==> flow/design.v <==
module Ram_intferface( 
        input CLK,
        input RESETn,
    output reg o_reset_n,
	output reg [5:0] o_TPSRAM_WADDR_sv,
	output reg [5:0] o_TPSRAM_RADDR_sv,
	output reg [7:0] o_TPSRAM_WD,
	output reg o_TPSRAM_WEN,
	output reg o_TPSRAM_REN,
	input [7:0] i_TPSRAM_RD_sv
);
parameter [2:0] ST_TPSRAM_INIT		= 0,
        ST_TPSRAM_DELAY     = 1,
		ST_TPSRAM_WR		= 2,
		ST_TPSRAM_IDLE		= 3,
		ST_TPSRAM_RDBK		= 4,
		ST_TPSRAM_RES_UPDATE	= 5
		;
reg [5:0] next_addr;
reg [7:0] next_data;
reg [7:0] expected_data;
reg [2:0] state_tpsram_access;
reg [15:0] counter;
reg tpsram_test_complete;
reg tpsram_pass;
wire flag_1ms;
assign flag_1ms = (counter == 16'h61A8) ? 1 : 0;
always @ (posedge CLK, negedge RESETn)
begin
    if(!RESETn) begin
	state_tpsram_access <= ST_TPSRAM_INIT;
	o_TPSRAM_REN <= 0;
	o_TPSRAM_WEN <= 0;
	o_TPSRAM_WD <= 0;
	o_TPSRAM_RADDR_sv <= 0;
	o_TPSRAM_WADDR_sv <= 0;
	next_addr <= 0;
	next_data <= 0;
	expected_data <= 0;
	tpsram_test_complete <= 1'b1;
	tpsram_pass <= 1'b1;
    o_reset_n            <= 1'b1;
    counter      <= 16'h0;
    end else begin
	case (state_tpsram_access)
	    ST_TPSRAM_INIT: begin
        state_tpsram_access <= ST_TPSRAM_DELAY;
		o_TPSRAM_REN <= 0;
		o_TPSRAM_WEN <= 0;
		o_TPSRAM_WD <= 0;
		o_TPSRAM_RADDR_sv <= 0;
		o_TPSRAM_WADDR_sv <= 0;
        o_reset_n            <= 1'b1;
		next_addr <= 0;
		next_data <= 0;
		expected_data <= 0;
		tpsram_test_complete <= 1'b1;
		tpsram_pass <= 1'b1;
	    end
	    ST_TPSRAM_DELAY: begin
        counter <= counter + 1'b1 ;
 		if(flag_1ms) begin
           state_tpsram_access <= ST_TPSRAM_WR;
		end     
	    end
	    ST_TPSRAM_WR: begin
        counter <= 16'h0;
		o_TPSRAM_WEN <= 1'b1;
		o_TPSRAM_WADDR_sv <= next_addr;
		o_TPSRAM_WD <= next_data;
		if(next_addr == 6'h3) begin
		    o_TPSRAM_WEN <= 1'b0;
		    next_addr <= 0;
		    state_tpsram_access <= ST_TPSRAM_IDLE;
		    o_TPSRAM_REN <= 1'b1;
		    o_TPSRAM_RADDR_sv <= 0;
		    expected_data <= 0;
		end else begin
		    next_addr <= next_addr + 1'b1;
		    next_data <= next_data + 1'b1;
		end
	    end
	    ST_TPSRAM_IDLE: begin
		state_tpsram_access <= ST_TPSRAM_RDBK;
		    next_addr <= next_addr + 1'b1;
		    o_TPSRAM_RADDR_sv <= next_addr + 1'b1;
	    end
	    ST_TPSRAM_RDBK: begin
		if(i_TPSRAM_RD_sv != expected_data) begin
		    tpsram_test_complete <= 1'b0;
		    tpsram_pass <= 1'b1;
            o_reset_n            <= 1'b0;
		    state_tpsram_access <= ST_TPSRAM_RES_UPDATE;
		end else begin
		    expected_data <= expected_data + 1'b1;
		end
		if(next_addr == 6'h3) begin
		    next_addr <= 0;
		    o_TPSRAM_REN <= 0;
		    tpsram_test_complete <= 1'b0;
		    tpsram_pass <= 1'b0;
		    state_tpsram_access <= ST_TPSRAM_RES_UPDATE;
		end else begin
		    next_addr <= next_addr + 1'b1;
		    o_TPSRAM_REN <= 1'b1;
		    o_TPSRAM_RADDR_sv <= next_addr + 1'b1;
		end
	    end
	    ST_TPSRAM_RES_UPDATE: begin
        state_tpsram_access <= ST_TPSRAM_RES_UPDATE;
	    end
	    default: begin
            o_reset_n            <= 1'b1;
	    end
	endcase
    end
end
endmodule
# Step by step through the tools: Ram_intferface
# What the tools print for Ram_intferface, step after step.
# Line numbers count from 1 in the design file above.
# Cell names lack the library's common part.
setup:
  top: "Ram_intferface"
  clk_port: "CLK"
  cell_library: "sky130hd"
  corner: "tt_025C_1v80"

# Elaborated design
# Source: Yosys, flattened and elaborated, memories not mapped. Widths are those after wreduce. Registers that Yosys merges into a memory's read port (data or address) are not register bits. Print and check cells do not count. Equal cells are merged and count once.
bits:
  regBits: 64
  in_bits: 10
  output_inout_bits: 23
  word_cells: 70
classes:
  add_sub_neg: 4
  eq_ne: 15
  n_mux: 25
  logic: 1
  reduce_logical: 14
ops:
  columns: ["operator", "n"]
  rows:
  - ["case mux 16 bit (select 2 bit)", 1]
  - ["case mux 8 bit (select 2 bit)", 2]
  - ["case mux 8 bit (select 3 bit)", 1]
  - ["case mux 6 bit (select 4 bit)", 1]
  - ["two-way mux 8 bit", 3]
  - ["case mux 6 bit (select 3 bit)", 1]
  - ["case mux 3 bit (select 6 bit)", 1]
  - ["two-way mux 6 bit", 3]
  - ["adder 16 x 1 -> 16 bit with constant B", 1]
  - ["== test 16 x 15 -> 1 bit with constant B", 1]
  - ["adder 8 x 1 -> 8 bit with constant B", 2]
  - ["inequality test 2 bit with constant B", 6]
  - ["case mux 6 bit (select 2 bit)", 1]
  - ["two-way mux 3 bit", 4]
  - ["inequality test 8 bit", 1]
  - ["AND reduction 2 bit", 3]
  - ["== test 3 x 2 -> 1 bit with constant B", 2]
  - ["== test 3 bit with constant B", 2]
  - ["AND reduction 3 bit", 2]
  - ["adder 6 x 1 -> 6 bit with constant B", 1]
  - ["== test 6 x 2 -> 1 bit with constant B", 1]
  - ["nonzero test 6 bit", 1]
  - ["nonzero test 2 bit", 2]
  - ["AND reduction 4 bit", 1]
  - ["nonzero test 4 bit", 1]
  - ["OR reduction 4 bit", 1]
  - ["case mux 1 bit (select 2 bit)", 2]
  - ["two-way mux 1 bit", 4]
# Other operator kinds: 7; their cells: 7.

# Depth
# Longest topological path by Yosys (ltp), each cell counted once; first at word level (registers and memories cut), then after technology mapping (sequential cells cut; the memories' decode and read muxes count).
depth:
  ltp_word: 4
  abc_area: 0
  depth_mapped: 7
  depth_no_buf: 7

# Netlist
# The flow's flattened synthesis, as Yosys stat reports it; memories are mapped. The netlist is that of the ABC_AREA named above (0 if unset); the other value can give another one.
# The area totals of this step are shown rounded.
mapped:
  cells: 324
  mapped_area_um2: 3220
  seqArea_um2: 1680
  flip_flops: 67
  buf_cells: 15
by_type:
  columns: ["cell_type", "n", "area_total_um2"]
  rows:
  - ["dfrtp_1", 65, 1626.56]
  - ["nand2_1", 48, 180.173]
  - ["xor2_1", 18, 157.651]
  - ["o21ai_0", 27, 135.13]
  - ["a22o_1", 13, 113.859]
  - ["nand3_1", 16, 80.077]
  - ["nor2_1", 21, 78.826]
  - ["ha_1", 5, 62.56]
  - ["dfstp_2", 2, 52.55]
  - ["and3_1", 8, 50.048]
  - ["a211o_1", 5, 43.792]
  - ["nor4_4", 2, 42.541]
  - ["clkbuf_1", 10, 37.536]
  - ["nand4_1", 6, 37.536]
  - ["a21oi_1", 7, 35.034]
  - ["nor4b_1", 4, 35.034]
  - ["xnor2_1", 4, 35.034]
  - ["nand2b_1", 5, 31.28]
# Not listed: further types 28, cells in them 58.

# Path before layout
# Path of least setup slack by OpenSTA after synthesis, without wires, with an ideal clock, recovery checks aside; 20% of the period is set as input and as output delay. Where synthesis merged equal registers, the netlist keeps one of their names.
synth_path:
  path_type: "register to register"
  startpoint: "reg next_addr[0]"
  endpoint: "reg expected_data[4]"
  tclk_ns: 2.08
  setup_time_ns: 0.124
  launch_ns: 0.000
  t_arrival_ns: 1.694
  required_time_ns: 1.956
  path_slack_ns: 0.262
  delay_ns: 1.818
  stages: 7
  n_path_buf: 1
  period_less_setup_slack_ns: 1.818
# "delay_ns" is the arrival time less input delay plus setup time.
# "stages" counts driving pins, that of a launching flip-flop among them; a cell with two outputs on the path counts twice.
# "period_less_setup_slack_ns" = period - worst setup slack (recovery checks aside). The figure is calculated, with input and output delays left at 20% of the set period.
# The rows between start and end are the longest chain of elaborated cells between them; the timing report does not say that the signal goes this way. Where chains are equally long, one stands for them.
# Each line given opens the expression or statement behind the cell; cells for indexed reads and writes are added by Yosys, which also makes memories of some case tables.
# A register here has more assigning lines than the two given.
synth_between:
  path_cell_list: "dfrtp_1 -> ha_1 -> and2b_1 -> a21oi_1 -> clkbuf_1 -> nor4b_1 -> a211o_2"
  elab_chain_len: 3
  cells_between: 5
  cone_classes: "eq/ne (2); mux (2); reduce/logical (1)"
synth_lines:
  columns: ["element", "line", "text"]
  rows:
  - ["from (decl)", 19, "reg [5:0] next_addr;"]
  - ["from (assign)", 79, "next_addr <= next_addr + 1'b1;"]
  - ["from (assign)", 85, "next_addr <= next_addr + 1'b1;"]
  - ["== test 6 x 2 -> 1 bit", 71, "if(next_addr == 6'h3) begin"]
  - ["two-way mux 8 bit", 71, null]
  - ["case mux 8 bit (select 3 bit)", 45, "case (state_tpsram_access)"]
  - ["to (assign)", 39, "expected_data <= 0;"]
  - ["to (assign)", 95, "expected_data <= expected_data + 1'b1;"]
  - ["to (decl)", 21, "reg [7:0] expected_data;"]

# Path in the finished layout
# Path of least setup slack in the final report of stored run 1 (OpenROAD, finished layout, wires in). Where an end is a register, its clock arrival counts in the times.
layout_path:
  path_type: "register to register"
  startpoint: "reg next_addr[0]"
  endpoint: "reg expected_data[4]"
  tclk_ns: 2.16
  setup_time_ns: 0.11
  launch_ns: 0.34
  t_arrival_ns: 2.25
  required_time_ns: 2.40
  path_slack_ns: 0.15
  stages: 7
  n_path_buf: 1
# The rows between start and end are the longest chain of elaborated cells between them; the timing report does not say that the signal goes this way. Where chains are equally long, one stands for them.
# A register here has more assigning lines than the two given.
layout_between:
  path_cell_list: "dfrtp_1 -> ha_1 -> and2b_1 -> a21oi_1 -> buf_4 -> nor4b_1 -> a211o_2"
  elab_chain_len: 3
  cells_between: 5
  cone_classes: "eq/ne (2); mux (2); reduce/logical (1)"
layout_lines:
  columns: ["element", "line", "text"]
  rows:
  - ["from (decl)", 19, "reg [5:0] next_addr;"]
  - ["from (assign)", 79, "next_addr <= next_addr + 1'b1;"]
  - ["from (assign)", 85, "next_addr <= next_addr + 1'b1;"]
  - ["== test 6 x 2 -> 1 bit", 71, "if(next_addr == 6'h3) begin"]
  - ["two-way mux 8 bit", 71, null]
  - ["case mux 8 bit (select 3 bit)", 45, "case (state_tpsram_access)"]
  - ["to (assign)", 39, "expected_data <= 0;"]
  - ["to (assign)", 95, "expected_data <= expected_data + 1'b1;"]
  - ["to (decl)", 21, "reg [7:0] expected_data;"]

# Record of 2 stored runs of the RTL-to-layout flow on Ram_intferface, platform sky130hd. The runs are unordered. Constraints: input delay and output delay 20% of the set period each, output load 0.01 pF.
# "period_reached_ns" means the clock period less the worst setup slack. The figure is calculated, with input and output delays left at 20% of the set period.
# "worst_path_allowed_less_slack_ns" means the part of the period allowed to the worst setup path (the constraints hold back 20% at inputs and 20% at outputs) less its slack; where the path has registers, the arrival times of their clocks count too.
# By "totalPower_uw" is meant OpenSTA's value without simulated activity: inputs other than the clock are taken to toggle once in ten clock periods, and the tool carries that through the logic.
# The measured numbers are rounded.
runs:
  - name: "stored run 1"
    settings:
      period_ns: 2.16
      CORE_UTILIZATION: 51
      SETUP_SLACK_MARGIN: -0.14
      PLACE_DENSITY_LB_ADDON: 0.3
      CORE_ASPECT_RATIO: 0.65
      CORE_MARGIN: 9
      CELL_PAD_IN_SITES_DETAIL_PLACEMENT: 0
      TNS_END_PERCENT: 55
      GPL_TIMING_DRIVEN: 1
      MIN_ROUTING_LAYER: "met2"
      CAP_MARGIN: 20
      SLEW_MARGIN: 20
    results:
      period_reached_ns: 2.010
      worst_path_allowed_less_slack_ns: 2.01
      worstPathKind: "register to register"
      final_die_area_um2: 9570
      worst_setup_slack_ns: 0.150
      totalPower_uw: 2720
      utilization_pct: 66.0
      stdcell_area_um2: 3870
      yosys.chip_area_um2: 3220
      tns_ns: 0.000
  - name: "stored run 2"
    settings:
      period_ns: 2.53
      CORE_UTILIZATION: 64
      PLACE_DENSITY: 0.46
      CTS_CLUSTER_SIZE: 22
      MIN_ROUTING_LAYER: "met1"
      MAX_ROUTING_LAYER: "met5"
      CAP_MARGIN: 20
      CORE_MARGIN: 2
      SLEW_MARGIN: 20
    results:
      period_reached_ns: 2.078
      worst_path_allowed_less_slack_ns: 2.08
      worstPathKind: "register to register"
      final_die_area_um2: 5620
      worst_setup_slack_ns: 0.452
      totalPower_uw: 2300
      utilization_pct: 79.8
      stdcell_area_um2: 3820
      yosys.chip_area_um2: 3220
      tns_ns: 0.000
